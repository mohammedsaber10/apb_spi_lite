==> flow/design.v <==
module LR_shifter
#(
parameter DATAWIDTH = 8
)
(
input                 clk_i,
input                 rst_n,
input [DATAWIDTH-1:0] data_i,
input                 valid_i,
input                 sh_en,
input                 sh_rl,   
output                ready_o,
output                sdo
);
reg   [DATAWIDTH-1:0] shift_reg;
reg   [DATAWIDTH-1:0] shift_reg_next;
always@(*) begin
if(valid_i)               shift_reg_next = data_i;
else if (sh_en &&  sh_rl) shift_reg_next = {1'b0, shift_reg[DATAWIDTH-1:1]};
else if (sh_en && !sh_rl) shift_reg_next = {shift_reg[DATAWIDTH-2:0], 1'b0};
else                      shift_reg_next = shift_reg;
end
always@(posedge clk_i, negedge rst_n) begin
if (!rst_n)          shift_reg <= 0;
else                 shift_reg <= shift_reg_next;
end
assign ready_o = (shift_reg == 0);
assign sdo = (sh_rl)? shift_reg[0]: shift_reg[DATAWIDTH-1];
endmodule
module spi_transmitter
(
input       clk_i,
input       rst_n,
input       sample,
input       en,
input [7:0] data_i,
input       lsbf,
input       valid_i,
output      ready_o,
output      sdo
);
localparam IDLE     = 1'b0,
	   TRANSMIT = 1'b1;
reg  state, next_state;
reg  load;
wire shifter_ready;
wire sdo_val;
LR_shifter tx_shifter
(
.clk_i   (clk_i),
.rst_n   (rst_n),
.data_i  (data_i),
.valid_i (load),
.sh_en   (sample),
.sh_rl   (lsbf),
.ready_o (shifter_ready),
.sdo     (sdo_val)
);
always@(*) begin
load         = 0;
case(state) 
IDLE: begin
if(en && valid_i) begin
load = 1;
next_state      = TRANSMIT;
end 
else next_state = IDLE;
end
TRANSMIT: begin
if(shifter_ready) 
next_state = IDLE;
else begin
next_state = TRANSMIT;
end
end
endcase
end
always@(posedge clk_i, negedge rst_n) begin
if(!rst_n) 
state   <= IDLE;
else begin 
state   <= next_state;
end
end
assign ready_o = shifter_ready;
assign sdo     = (!ready_o)? sdo_val: 1'b0;
endmodule
== Reports on spi_transmitter ==
What the tools print for spi_transmitter, step after step.
Lines are those of the file above, counted from 1.
Operators carry their Yosys type and port widths (W data, S select, Z words).
Cell names lack the library's common part.
The mark -- stands for no value.

* Top: spi_transmitter
* Clock: clk_i
* Standard-cell library: sky130hd
* Library corner: tt_025C_1v80

== Elaborated design ==
Source: Yosys, flattened and elaborated, memories not mapped. Widths are those after wreduce. Registers that Yosys merges into a memory's read port (data or address) are not register bits. Print and check cells do not count. Equal cells are merged and count once.

* Muxes and demuxes: 9
* Bitwise gates (word level): 1
* Reductions and logical operators: 6

{| class="wikitable"
|+ Operators with widths
! cell !! number
|-
| $mux W8 || 3
|-
| $logic_not A8 Y1 || 1
|-
| $pmux W1 S2 || 2
|-
| $mux W1 || 4
|-
| $logic_and A1 B1 Y1 || 3
|-
| $reduce_bool A3 Y1 || 1
|-
| $not A1 Y1 || 1
|-
| $logic_not A1 Y1 || 1
|}

* Register bits after elaboration: 9
* Output and inout bits: 2
* Word-level cells: 18

== Longest topological paths ==
Yosys ltp: most cells in a row. Word level: on the elaborated netlist, between registers, memories and ports. Mapped: between sequential cells and ports; inverters and the memories' decode and read muxes count.

* Depth after elaboration: 5
* ABC_AREA: 0
* Gate-level depth with buffers: 5

== After synthesis ==
Source: synth_stat.txt of the flow (Yosys; design flattened, memories mapped). It holds for the ABC_AREA given above (unset counts as 0); a run with the other value may have another netlist.

* Cells in the netlist: 53
* Mapped area: 528.0 µm²
* Mapped flip-flops: 9

{| class="wikitable"
|+ Cell types
! cell type !! number !! area in all (µm²)
|-
| dfrtp_1 || 9 || 225.216
|-
| mux2i_1 || 6 || 60.058
|-
| a211oi_1 || 6 || 45.043
|-
| a21o_1 || 6 || 45.043
|-
| nor2_1 || 7 || 26.275
|-
| or4_4 || 2 || 22.522
|-
| buf_6 || 1 || 11.261
|-
| mux2_2 || 1 || 11.261
|-
| nand2_1 || 3 || 11.261
|-
| buf_2 || 2 || 10.01
|-
| o21ai_0 || 2 || 10.01
|-
| and3b_1 || 1 || 8.758
|-
| buf_4 || 1 || 7.507
|-
| a31oi_1 || 1 || 6.256
|-
| nand2b_1 || 1 || 6.256
|-
| nor2b_1 || 1 || 6.256
|-
| o22ai_1 || 1 || 6.256
|-
| o21ai_1 || 1 || 5.005
|-
| inv_1 || 1 || 3.754
|}

The figures by module come from a second, unflattened synthesis with its own total; it is not the netlist above.

* Cell total of the unflattened synthesis: 55
* Area total of the unflattened synthesis: 516.7 µm²

Each row is one instance without its submodules.

{| class="wikitable"
|+ Modules
! module !! instances !! cells !! area (µm²) !! seq. area (µm²)
|-
| LR_shifter || 1 || 50 || 467.9 || 200.2
|-
| spi_transmitter || 1 || 5 || 48.8 || 25.0
|}

== Path before layout ==
Path of least setup slack by OpenSTA after synthesis, without wires, with an ideal clock, recovery checks aside; 20% of the period is set as input and as output delay. Where synthesis merged equal registers, the netlist keeps one of their names.

* Path kind: register to output
* From: register tx_shifter.shift_reg[2]
* To: output port ready_o
* Period: 1.82 ns
* Launch time at the first pin: 0.000 ns
* Arrival: 1.102 ns
* Required time: 1.456 ns
* Slack: 0.354 ns
* Path delay: 1.102 ns
* Stages: 3
* Buffers on the path: 0
* Period reached after synthesis: 1.466 ns

"path delay" is the arrival time less input delay plus setup time.
At an output port there is no setup time.
"stages": output pins that drive a net of the path, with the launching flip-flop's if there is one; two outputs of one cell count as two.
"period reached after synthesis" is the clock period less the worst setup slack; recovery checks do not enter. This is arithmetic on one report: input and output delays are still those of the set period (20% each).
Between the ends stands the longest chain of elaborated cells between them, by number of cells; it is not shown to be the way that was timed. Of several equally long chains one is given.
Each line given opens the expression or statement behind the cell; cells for indexed reads and writes are added by Yosys, which also makes memories of some case tables.

* Cell sequence: dfrtp_1 or4_4 nor2_1
* Length of the longest elaborated chain: 1
* Elaborated cells on any way between the ends: 1
* RTL lines with such cells: 1

{| class="wikitable"
|+ Ends and longest elaborated chain, after synthesis
! item !! line !! text
|-
| start: declaration || 15 || <nowiki>reg   [DATAWIDTH-1:0] shift_reg;</nowiki>
|-
| start: assignment || 24 || <nowiki>if (!rst_n)          shift_reg <= 0;</nowiki>
|-
| start: assignment || 25 || <nowiki>else                 shift_reg <= shift_reg_next;</nowiki>
|-
| $logic_not A8 Y1 || 27 || <nowiki>assign ready_o = (shift_reg == 0);</nowiki>
|-
| end: declaration || 39 || <nowiki>output      ready_o,</nowiki>
|}

== Path in the finished layout ==
Path of least setup slack in the final report of stored run 1 (OpenROAD, finished layout, wires in). Where an end is a register, its clock arrival counts in the times.

* Path kind: register to output
* From: register tx_shifter.shift_reg[2]
* To: output port ready_o
* Period: 1.36 ns
* Launch time at the first pin: 0.25 ns
* Arrival: 1.40 ns
* Required time: 1.09 ns
* Slack: -0.31 ns
* Stages: 4
* Buffers on the path: 1

Between the ends stands the longest chain of elaborated cells between them, by number of cells; it is not shown to be the way that was timed. Of several equally long chains one is given.

* Cell sequence: dfrtp_1 or4_4 nor2_2 buf_2
* Length of the longest elaborated chain: 1
* Elaborated cells on any way between the ends: 1
* RTL lines with such cells: 1

{| class="wikitable"
|+ Ends and longest elaborated chain, post-layout
! item !! line !! text
|-
| start: declaration || 15 || <nowiki>reg   [DATAWIDTH-1:0] shift_reg;</nowiki>
|-
| start: assignment || 24 || <nowiki>if (!rst_n)          shift_reg <= 0;</nowiki>
|-
| start: assignment || 25 || <nowiki>else                 shift_reg <= shift_reg_next;</nowiki>
|-
| $logic_not A8 Y1 || 27 || <nowiki>assign ready_o = (shift_reg == 0);</nowiki>
|-
| end: declaration || 39 || <nowiki>output      ready_o,</nowiki>
|}

Wiki page: spi_transmitter / flow data

spi_transmitter through Yosys and OpenROAD on sky130hd: 2 stored runs, unordered, with their settings and measured results. The constraints put input and output delay at 20% of the set period each and load the outputs with 0.01 pF.
"reached clock period" is the run's clock period less its worst setup slack. It is reckoned from that one timing run; input and output delays stay at 20% of the period that was set.
"allowed time less slack (worst setup path)" means the part of the period allowed to the worst setup path (the constraints hold back 20% at inputs and 20% at outputs) less its slack; where the path has registers, the arrival times of their clocks count too.
By "power" is meant OpenSTA's value without simulated activity: inputs other than the clock are taken to toggle once in ten clock periods, and the tool carries that through the logic.

=== Stored run 1 ===
{| class="wikitable"
! Setting !! Value
|-
| period_ns || 1.36
|-
| CORE_UTILIZATION || 28
|-
| PLACE_DENSITY_LB_ADDON || 0.29
|-
| CELL_PAD_IN_SITES_GLOBAL_PLACEMENT || 2
|-
| CTS_CLUSTER_SIZE || 84
|-
| CAP_MARGIN || 20
|-
| CORE_MARGIN || 2
|-
| SLEW_MARGIN || 20
|-
! Result !! Value
|-
| Chip area after synthesis (Yosys) || 528.0 µm²
|-
| Area inside the die boundary || 2249.1 µm²
|-
| Final utilization || 47.1 %
|-
| Worst setup slack after layout || -0.308 ns
|-
| Post-route setup TNS || -0.308 ns
|-
| Power || 1280 µW
|-
| Reached clock period || 1.668 ns
|-
| Allowed time less slack (worst setup path) || 1.40 ns
|-
| Critical path type || register to output
|}

=== Stored run 2 ===
{| class="wikitable"
! Setting !! Value
|-
| period_ns || 1.57
|-
| CORE_UTILIZATION || 24
|-
| PLACE_DENSITY || 0.86
|-
| CELL_PAD_IN_SITES_GLOBAL_PLACEMENT || 1
|-
| CTS_CLUSTER_SIZE || 51
|-
| CTS_CLUSTER_DIAMETER || 246
|-
| CAP_MARGIN || 5
|-
| MIN_ROUTING_LAYER || met2
|-
| CORE_MARGIN || 2
|-
| SLEW_MARGIN || 20
|-
! Result !! Value
|-
| Chip area after synthesis (Yosys) || 528.0 µm²
|-
| Area inside the die boundary || 2591.3 µm²
|-
| Final utilization || 40.8 %
|-
| Worst setup slack after layout || -0.186 ns
|-
| Post-route setup TNS || -0.186 ns
|-
| Power || 1131 µW
|-
| Reached clock period || 1.756 ns
|-
| Allowed time less slack (worst setup path) || 1.44 ns
|-
| Critical path type || register to output
|}
