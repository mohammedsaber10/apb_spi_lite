==> flow/design.v <==
module fifo
#(
parameter DATAWIDTH = 8,
	  ADDRWIDTH = 3
)
(
input clk_i,
input rst_n,
input w_en,
input r_en,
input [DATAWIDTH-1:0] DataIn,
output[DATAWIDTH-1:0] DataOut,
output full,
output empty
);
localparam DEPTH = (1 << ADDRWIDTH);
reg  [ADDRWIDTH  :0] rptr, wptr;
wire [ADDRWIDTH-1:0] raddr, waddr;
reg  [DATAWIDTH-1:0] ram [0:DEPTH-1];
wire winc, rinc;
assign winc = ~full  & w_en;
assign rinc = ~empty & r_en;
always@(posedge clk_i, negedge rst_n) begin
if(!rst_n) wptr <= 0;
else wptr <= wptr + winc;
end
always@(posedge clk_i, negedge rst_n) begin
if(!rst_n) rptr <= 0;
else rptr <= rptr + rinc;
end
assign empty = (rptr == wptr);
assign full  = ((rptr[ADDRWIDTH] != wptr[ADDRWIDTH]) && (rptr[ADDRWIDTH-1:0] == wptr[ADDRWIDTH-1:0]));
assign raddr = rptr[ADDRWIDTH-1:0];
assign waddr = wptr[ADDRWIDTH-1:0];
always@(posedge clk_i) begin
if(winc) ram[waddr] <= DataIn; 
end
assign DataOut = ram[raddr];
endmodule
; ---- Reports on fifo
; The steps from the RTL of fifo to its reports follow in flow order.
; Line numbers count from 1 in the design file above.
; Not given: --
[inputs]
top = fifo
clock = clk_i
lib = sky130hd
lib_corner = tt_025C_1v80

; ---- After elaboration
; Source: Yosys, flattened and elaborated, memories not mapped. Widths are those after wreduce; folded enables and synchronous resets count as part of the registers. Registers that Yosys merges into a memory's read port (data or address) are not register bits. Print and check cells do not count. Equal cells are merged and count once.
; Yosys's memory passes give these memory sizes; they may raise the number of words (mostly to a power of two), join words into wider ones and drop unused or constant bits.
[classes]
n_logic = 4
muxes = 3
addsub = 2
n_eq = 3
reduce_and_logical = 1
[op_table]
columns = cell, count
row1 = adder 4 x 1 -> 4 bit, 2
row2 = two-way mux 8 bit, 1
row3 = == test 4 bit, 1
row4 = == test 3 bit, 1
row5 = two-way mux 3 bit, 1
row6 = bitwise AND 1 bit, 2
row7 = inverter 1 bit, 2
row8 = != test 1 bit, 1
row9 = logical AND 1 bit, 1
row10 = two-way mux 1 bit, 1
[word_totals]
n_memories = 1
in_bits = 12
out_inout_bits = 10
reg_bits = 8
elab_cells = 16
ramBits = 64
[mem_list]
columns = memory, size, word_bits, read_ports, wr, line
row1 = ram, 8, 8, 1, 1, 19  ; reg  [DATAWIDTH-1:0] ram [0:DEPTH-1];

; ---- Depth
; Yosys ltp: most cells in a row. Word level: on the elaborated netlist, between registers, memories and ports. Mapped: between sequential cells and ports; inverters and the memories' decode and read muxes count.
[logic_depth]
depth_word = 5
ABC_AREA = 0
mapped_depth = 8
mapped_depth_nobuf = 6

; ---- Mapped cells and area
; Source: synth_stat.txt of the flow (Yosys; design flattened, memories mapped). It holds for the ABC_AREA given above (unset counts as 0); a run with the other value may have another netlist.
; Totals and module areas in this step are rounded.
[mapped]
area_um2 = 2945
flip_flops = 72
sequential_area_um2 = 2122
buf_cells = 8
mapped_cells = 137
[types]
columns = cell_type, count, area_total_um2
row1 = sky130_fd_sc_hd__edfxtp_1, 64, 1.92E+03
row2 = sky130_fd_sc_hd__mux4_1, 16, 420.403
row3 = sky130_fd_sc_hd__dfrtp_1, 8, 200.192
row4 = sky130_fd_sc_hd__mux2_2, 8, 90.086
row5 = sky130_fd_sc_hd__ha_1, 4, 50.048
row6 = sky130_fd_sc_hd__xnor2_1, 5, 43.792
row7 = sky130_fd_sc_hd__xor2_1, 4, 35.034
row8 = sky130_fd_sc_hd__nor3b_1, 3, 22.522
row9 = sky130_fd_sc_hd__buf_12, 1, 20.019
row10 = sky130_fd_sc_hd__buf_2, 4, 20.019
row11 = sky130_fd_sc_hd__nor4b_1, 2, 17.517
row12 = sky130_fd_sc_hd__and3_1, 2, 12.512
row13 = sky130_fd_sc_hd__nand4_1, 2, 12.512
row14 = sky130_fd_sc_hd__buf_6, 1, 11.261
row15 = sky130_fd_sc_hd__nand3_1, 2, 10.01
row16 = sky130_fd_sc_hd__and3b_1, 1, 8.758
row17 = sky130_fd_sc_hd__o31a_1, 1, 8.758
row18 = sky130_fd_sc_hd__clkbuf_1, 2, 7.507
; Not listed: further types 6, cells in them 7.

; ---- Timing after synthesis
; Source: OpenSTA report_checks on the synthesized netlist (no wires, ideal clock, input and output delay 20% of the period each), path of least setup slack; recovery checks are left aside. Register names are those of the netlist, which keeps one name where synthesis merged equal registers.
[synth_path]
kind = register -> register
from = register rptr[0]
to = memory ram[6][0]
launch_ns = 0.000
setup_ns = 0.398
n_path_buf = 2
delay_ns = 2.400
t_arrival_ns = 2.002
clock_period_ns = 3.23
slack_ns = 0.830
stages = 7
period_less_setup_slack_ns = 2.4
; "delay_ns" = arrival - input delay + setup time.
; "stages": output pins that drive a net of the path, with the launching flip-flop's if there is one; two outputs of one cell count as two.
; "period_less_setup_slack_ns" is the clock period less the worst setup slack; recovery checks do not enter. This is arithmetic on one report: input and output delays are still those of the set period (20% each).
; The rows between start and end are the longest chain of elaborated cells between them; the timing report does not say that the signal goes this way. Where chains are equally long, one stands for them.
; Each line given opens the expression or statement behind the cell; cells for indexed reads and writes are added by Yosys, which also makes memories of some case tables.
; Only ways into the end's enable, where the timed path ends, are counted here.
[synth_via]
path_cell_list = sky130_fd_sc_hd__dfrtp_1 sky130_fd_sc_hd__buf_6 sky130_fd_sc_hd__buf_12 sky130_fd_sc_hd__xnor2_1 sky130_fd_sc_hd__nand4_1 sky130_fd_sc_hd__inv_2 sky130_fd_sc_hd__nor4b_1
elab_chain_len = 5
cone_cells = 6
cone_lines = 3
classes_between = eq/ne (1); mux (2); logic (2); reduce/logical (1)
[synth_rtl]
columns = item, line
row1 = "start, declared", 17  ; reg  [ADDRWIDTH  :0] rptr, wptr;
row2 = "start, assigned", 28  ; if(!rst_n) rptr <= 0;
row3 = "start, assigned", 29  ; else rptr <= rptr + rinc;
row4 = == test 3 bit, 32  ; assign full  = ((rptr[ADDRWIDTH] != wptr[ADDRWIDTH]) && (rptr[ADDRWIDTH-1:0] == wptr[ADDRWIDTH-1:0]));
row5 = logical AND 1 bit, 32
row6 = inverter 1 bit, 21  ; assign winc = ~full  & w_en;
row7 = bitwise AND 1 bit, 21
row8 = two-way mux 3 bit, 36  ; if(winc) ram[waddr] <= DataIn;
row9 = "end, declared", 19  ; reg  [DATAWIDTH-1:0] ram [0:DEPTH-1];
; Some nets on the timed path still bear RTL names; the line given drives or declares the net.
[synth_nets]
columns = signal, line
row1 = full, 32

; ---- Path in the finished layout
; Path of least setup slack in the final report of entry A (OpenROAD, finished layout, wires in). Where an end is a register, its clock arrival counts in the times.
[layout_path]
kind = register -> output
from = register rptr[0]
to = output DataOut[2]
stages = 6
clock_period_ns = 1.94
t_arrival_ns = 1.87
n_path_buf = 3
out_delay_ns = 0.39
slack_ns = -0.32
launch_ns = 0.33
; The rows between start and end are the longest chain of elaborated cells between them; the timing report does not say that the signal goes this way. Where chains are equally long, one stands for them.
; The chain passes a memory read, where the word-level depth is cut; so it can be longer than that depth.
[layout_via]
path_cell_list = sky130_fd_sc_hd__dfrtp_2 sky130_fd_sc_hd__buf_12 sky130_fd_sc_hd__buf_12 sky130_fd_sc_hd__mux4_2 sky130_fd_sc_hd__mux2_4 sky130_fd_sc_hd__buf_6
elab_chain_len = 1
cone_cells = 1
cone_lines = 1
classes_between = memory (1)
[layout_rtl]
columns = item, line
row1 = "start, declared", 17  ; reg  [ADDRWIDTH  :0] rptr, wptr;
row2 = "start, assigned", 28  ; if(!rst_n) rptr <= 0;
row3 = "start, assigned", 29  ; else rptr <= rptr + rinc;
row4 = memory (8 x 8 bit), 19  ; reg  [DATAWIDTH-1:0] ram [0:DEPTH-1];
row5 = "end, declared", 12  ; output[DATAWIDTH-1:0] DataOut,

Measured results for fifo: 2 stored runs of the Yosys and OpenROAD flow on sky130hd. The settings differ; the order carries no meaning. The constraints put input and output delay at 20% of the set period each and load the outputs with 0.01 pF.
"achieved_period_ns" is the run's clock period less its worst setup slack. It is reckoned from that one timing run; input and output delays stay at 20% of the period that was set.
"critical_path_time_ns" = time allowed to the worst setup path (clock period - input delay - output delay, where it has them) - its slack; a late launch clock adds to it, a late capture clock takes from it.
"fin_power_mw" is the tool's figure for a default switching activity; nothing was simulated.
Values from the reports are rounded here.

# entry A
==> flow/run.sh <==
#!/bin/bash
# the make line also repeats the synthesis and layout settings of config.mk as NAME=value (left out here)
make -C /OpenROAD-flow-scripts/flow DESIGN_CONFIG=/design/flow/config.mk WORK_HOME=/design/flow/orfs CLKGATE_MAP_FILE= finish
==> flow/config.mk <==
export PLATFORM = sky130hd
export DESIGN_NAME = fifo
export DESIGN_NICKNAME = fifo
export VERILOG_FILES = /design/flow/design.v
export SDC_FILE = /design/flow/constraint.sdc
export NUM_CORES = 4
export LEC_CHECK = 0
export CAP_MARGIN = 20
export CELL_PAD_IN_SITES_DETAIL_PLACEMENT = 2
export CORE_ASPECT_RATIO = 1.6
export CORE_MARGIN = 2
export CORE_UTILIZATION = 28
export CTS_CLUSTER_SIZE = 45
export PLACE_DENSITY_LB_ADDON = 0.18
export SETUP_SLACK_MARGIN = 0.05
export SLEW_MARGIN = 20
==> flow/constraint.sdc <==
create_clock -name core_clock -period 1.94 [get_ports {clk_i}]
set_input_delay 0.3880 -clock core_clock [delete_from_list [all_inputs] [get_ports {clk_i}]]
set_output_delay 0.3880 -clock core_clock [all_outputs]
set_load 0.01 [all_outputs]

==> entry A: results <==
achieved_period_ns=2.262
utilization_pct=39.7
timing.setup.ws_ns=-0.322
total_negative_slack_ns=-13.60
finalCellArea_um2=4089
design_die_area_um2=11380
critical_path_time_ns=1.87
critical_path_type="register -> output"
yosys_chip_area_um2=2945
fin_power_mw=6.984

# entry B
==> flow/run.sh <==
#!/bin/bash
# the make line also repeats the synthesis and layout settings of config.mk as NAME=value (left out here)
make -C /OpenROAD-flow-scripts/flow DESIGN_CONFIG=/design/flow/config.mk WORK_HOME=/design/flow/orfs CLKGATE_MAP_FILE= finish
==> flow/config.mk <==
export PLATFORM = sky130hd
export DESIGN_NAME = fifo
export DESIGN_NICKNAME = fifo
export VERILOG_FILES = /design/flow/design.v
export SDC_FILE = /design/flow/constraint.sdc
export NUM_CORES = 4
export LEC_CHECK = 0
export CAP_MARGIN = 20
export CORE_MARGIN = 2
export CORE_UTILIZATION = 34
export GPL_ROUTABILITY_DRIVEN = 0
export MIN_ROUTING_LAYER = met1
export SETUP_SLACK_MARGIN = -0.12
export SLEW_MARGIN = 20
export TNS_END_PERCENT = 55
==> flow/constraint.sdc <==
create_clock -name core_clock -period 1.87 [get_ports {clk_i}]
set_input_delay 0.3740 -clock core_clock [delete_from_list [all_inputs] [get_ports {clk_i}]]
set_output_delay 0.3740 -clock core_clock [all_outputs]
set_load 0.01 [all_outputs]

==> entry B: results <==
achieved_period_ns=2.300
fin_power_mw=6.030
yosys_chip_area_um2=2945
critical_path_time_ns=1.93
critical_path_type="register -> output"
total_negative_slack_ns=-14.45
timing.setup.ws_ns=-0.430
design_die_area_um2=9424
finalCellArea_um2=3746
utilization_pct=45.1
